==> flow/design.v <==
module Clock_div
#(parameter N= 29, M = 50000000) 
(input wire clk,
output wire q_khz,
output wire [3:0]q
);
	reg [N-1:0] r_reg1Hz,r_reg2Hz,r_reg4Hz,r_reg8Hz,r_regkhz;
	wire [N-1:0] r_next1Hz,r_next2Hz,r_next4Hz,r_next8Hz, r_nextkhz;
	always @(posedge clk) begin
		r_reg1Hz<=r_next1Hz;
		r_reg2Hz<=r_next2Hz;
		r_reg4Hz<=r_next4Hz;
		r_reg8Hz<=r_next8Hz;
		r_regkhz<=r_nextkhz;
		end
	assign r_next1Hz = (r_reg1Hz==M)?0:r_reg1Hz + 1;
	assign r_next2Hz = (r_reg2Hz==M/2)?0:r_reg2Hz + 1;
	assign r_next4Hz = (r_reg4Hz==M/4)?0:r_reg4Hz + 1;
	assign r_next8Hz = (r_reg8Hz==M/8)?0:r_reg8Hz +1;
	assign r_nextkhz = (r_regkhz== M/1000)?0:r_regkhz +1;
	assign q[0]=(r_reg1Hz<M/2)?0:1;
	assign q[1]=(r_reg2Hz<M/4)?0:1;
	assign q[2]=(r_reg4Hz<M/8)?0:1;
	assign q[3]=(r_reg8Hz<M/16)?0:1;
	assign q_khz = (r_regkhz<M/2000)?0:1;
endmodule
# From RTL to reports: Clock_div
# Tool output for the design above, in the order of the flow.
# Line numbers count from 1 in the design file above.
# Operators: Yosys type, input widths -> output width; for muxes data width and select width s.
# Not given: --
[inputs]
top_module = "Clock_div"
clk_port = "clk"
cell_library = "sky130hd"
pvt_corner = "tt_025C_1v80"

# Word-level counts
# Yosys after proc, flatten, opt, wreduce and memory -nomap, before mapping. Enables and synchronous resets that opt folds into registers are not counted as muxes. Memory bits, and registers merged into a memory's read port (data or address), are not among the register bits. Print and check cells are not counted. Equal cells are merged and count once.
[word_totals]
input_bits = 1
ram_bits = 0
reg_bits = 145
mem_bits_ro = 0
latch_bits = 0
clocked_rd_ports_x_width = 0
n_memories = 0
output_inout_bits = 5
[classes]
mux = 5
n_eq = 5
n_mul = 0
n_div = 0
cmp = 5
n_addsub = 5
shifts = 0
reduce_and_logical = 0
bitwise = 0
[ops]
columns = ["cell", "n"]
rows = [
  ["$add 29x1->29 const B", 5],
  ["$lt 29x15->1 const B", 1],
  ["$eq 29x16->1 const B", 1],
  ["$lt 29x22->1 const B", 1],
  ["$lt 29x23->1 const B", 1],
  ["$eq 29x23->1 const B", 1],
  ["$lt 29x24->1 const B", 1],
  ["$eq 29x24->1 const B", 1],
  ["$lt 29x25->1 const B", 1],
  ["$eq 29x25->1 const B", 1],
  ["$eq 29x26->1 const B", 1],
  ["$mux 1", 5],
]

# Depth
# Depth = most cells in a row (Yosys ltp): at word level without a register or memory, in the mapped netlist without a sequential cell, where the memories' decode and read muxes count.
[depth]
ltp_word = 2
ABC_AREA = 0
ltp_mapped = 7
ltp_nobuf = 6

# Netlist
# The flow's flattened synthesis, as Yosys stat reports it; memories are mapped. The netlist is that of the ABC_AREA named above (0 if unset); the other value can give another one.
[synth_totals]
ff_cells = 145
synth_area_um2 = 6871.6
stdcells = 790
[by_type]
columns = ["cell_type", "n", "area_total_um2"]
rows = [
  ["sky130_fd_sc_hd__dfxtp_1", 145, 2.9E+03],
  ["sky130_fd_sc_hd__xnor2_1", 58, 507.987],
  ["sky130_fd_sc_hd__xor2_1", 41, 359.094],
  ["sky130_fd_sc_hd__nand4_1", 55, 344.08],
  ["sky130_fd_sc_hd__nand3_1", 55, 275.264],
  ["sky130_fd_sc_hd__nor4_1", 32, 200.192],
  ["sky130_fd_sc_hd__nand2_1", 52, 195.187],
  ["sky130_fd_sc_hd__nor2_1", 52, 195.187],
  ["sky130_fd_sc_hd__or4_1", 24, 180.173],
  ["sky130_fd_sc_hd__a21oi_1", 32, 160.154],
  ["sky130_fd_sc_hd__nor3_1", 30, 150.144],
  ["sky130_fd_sc_hd__inv_1", 38, 142.637],
  ["sky130_fd_sc_hd__o31ai_1", 17, 127.622],
  ["sky130_fd_sc_hd__ha_1", 10, 125.12],
  ["sky130_fd_sc_hd__or3_1", 20, 125.12],
  ["sky130_fd_sc_hd__o21ai_0", 20, 100.096],
  ["sky130_fd_sc_hd__and3_1", 15, 93.84],
  ["sky130_fd_sc_hd__and4_1", 10, 87.584],
]
# Other cell types: 35; their cells: 84.

# Worst setup path after synthesis
# Source: OpenSTA report_checks on the synthesized netlist (no wires, ideal clock, input and output delay 20% of the period each), path of least setup slack; recovery checks are left aside. Register names are those of the netlist, which keeps one name where synthesis merged equal registers.
[synth_timing]
path_kind = "reg2reg"
start = "register r_reg8Hz[6]"
end = "register r_reg8Hz[11]"
path_slack_ns = 0.483
tclk_ns = 2.53
setup_ns = 0.115
launch_ns = 0.000
delay_ns = 2.048
stages = 6
t_arrival_ns = 1.933
required_time_ns = 2.415
period_less_setup_slack_ns = 2.047
# "delay_ns" = arrival - input delay + setup time.
# "stages" counts driving pins, that of a launching flip-flop among them; a cell with two outputs on the path counts twice.
# "period_less_setup_slack_ns" is the clock period less the worst setup slack; recovery checks do not enter. This is arithmetic on one report: input and output delays are still those of the set period (20% each).
# The rows between start and end are the longest chain of elaborated cells between them; the timing report does not say that the signal goes this way. Where chains are equally long, one stands for them.
# Each line given opens the expression or statement behind the cell; cells for indexed reads and writes are added by Yosys, which also makes memories of some case tables.
[synth_between]
cell_sequence = "sky130_fd_sc_hd__dfxtp_1 > sky130_fd_sc_hd__or4_4 > sky130_fd_sc_hd__or4_4 > sky130_fd_sc_hd__nor4_4 > sky130_fd_sc_hd__buf_6 > sky130_fd_sc_hd__nor2_1"
elab_chain_len = 1
cone_cells = 2
classes_between = "add/sub: 1; eq/ne: 1"
[synth_lines]
columns = ["element", "line", "source"]
rows = [
  ["from (decl)", 7, "reg [N-1:0] r_reg1Hz,r_reg2Hz,r_reg4Hz,r_reg8Hz,r_regkhz;"],
  ["from (assign)", 13, "r_reg8Hz<=r_next8Hz;"],
  ["$add 29x1->29", 19, "assign r_next8Hz = (r_reg8Hz==M/8)?0:r_reg8Hz +1;"],
  ["to (assign)", 13, ""],
  ["to (decl)", 7, ""],
]

# Path in the finished layout
# Path of least setup slack in the final report of stored run 1 (OpenROAD, finished layout, wires in). Where an end is a register, its clock arrival counts in the times.
[layout_timing]
path_kind = "reg2out"
start = "register r_reg4Hz[24]"
end = "output q[2]"
launch_ns = 0.41
required_time_ns = 3.12
output_delay_ns = 0.78
stages = 5
path_slack_ns = 0.81
t_arrival_ns = 2.31
tclk_ns = 3.9
# The rows between start and end are the longest chain of elaborated cells between them; the timing report does not say that the signal goes this way. Where chains are equally long, one stands for them.
[layout_between]
cell_sequence = "sky130_fd_sc_hd__dfxtp_1 > sky130_fd_sc_hd__or4_1 > sky130_fd_sc_hd__a2111oi_0 > sky130_fd_sc_hd__o21ai_0 > sky130_fd_sc_hd__clkdlybuf4s50_1"
elab_chain_len = 2
cone_cells = 2
classes_between = "compare: 1; mux: 1"
[layout_lines]
columns = ["element", "line", "source"]
rows = [
  ["from (decl)", 7, "reg [N-1:0] r_reg1Hz,r_reg2Hz,r_reg4Hz,r_reg8Hz,r_regkhz;"],
  ["from (assign)", 12, "r_reg4Hz<=r_next4Hz;"],
  ["$lt 29x23->1", 23, "assign q[2]=(r_reg4Hz<M/8)?0:1;"],
  ["$mux 1", 23, ""],
  ["to (decl)", 5, "output wire [3:0]q"],
]

# Settings and measured results of 2 stored flow runs for module Clock_div (sky130hd), not sorted in any way. The constraints put input and output delay at 20% of the set period each and load the outputs with 0.01 pF.
# "achieved_period_ns" = clock period - worst setup slack. The figure is calculated, with input and output delays left at 20% of the set period.
# By "worstPathTime_ns" is meant the share of the clock period that the worst setup path is allowed (20% is reserved at inputs, 20% at outputs), minus its slack. Clock arrival times at its registers enter into it.
# "total_power_uw" is the tool's figure for a default switching activity; nothing was simulated.

[[run]]
name = "stored run 1"
[run.settings]
period_ns = 3.9
CORE_UTILIZATION = 38
PLACE_DENSITY_LB_ADDON = 0.02
HOLD_SLACK_MARGIN = 0.2
CELL_PAD_IN_SITES_GLOBAL_PLACEMENT = 0
GPL_ROUTABILITY_DRIVEN = 1
CTS_CLUSTER_DIAMETER = 75
MIN_ROUTING_LAYER = "met1"
CAP_MARGIN = 20
CORE_MARGIN = 2
SLEW_MARGIN = 20
[run.results]
yosys_chip_area_um2 = 6871.6
total_power_uw = 3173
design.die.area_um2 = 19175.3
worstPathTime_ns = 2.31
critical_path_type = "reg2out"
timing.setup.ws_ns = 0.814
post_route_stdcell_area_um2 = 7733.7
tns_setup_ns = 0.000
worst_hold_slack_ns = 0.455
fin_util_frac = 0.433
achieved_period_ns = 3.086

[[run]]
name = "stored run 2"
[run.settings]
period_ns = 1.37
CORE_UTILIZATION = 59
SETUP_SLACK_MARGIN = 0.39
CORE_ASPECT_RATIO = 0.59
CELL_PAD_IN_SITES_DETAIL_PLACEMENT = 1
GPL_TIMING_DRIVEN = 1
CTS_CLUSTER_SIZE = 25
CAP_MARGIN = 0
SLEW_MARGIN = 30
CORE_MARGIN = 2
[run.results]
outcome = "did not finish, placement stopped with DPL-0033"
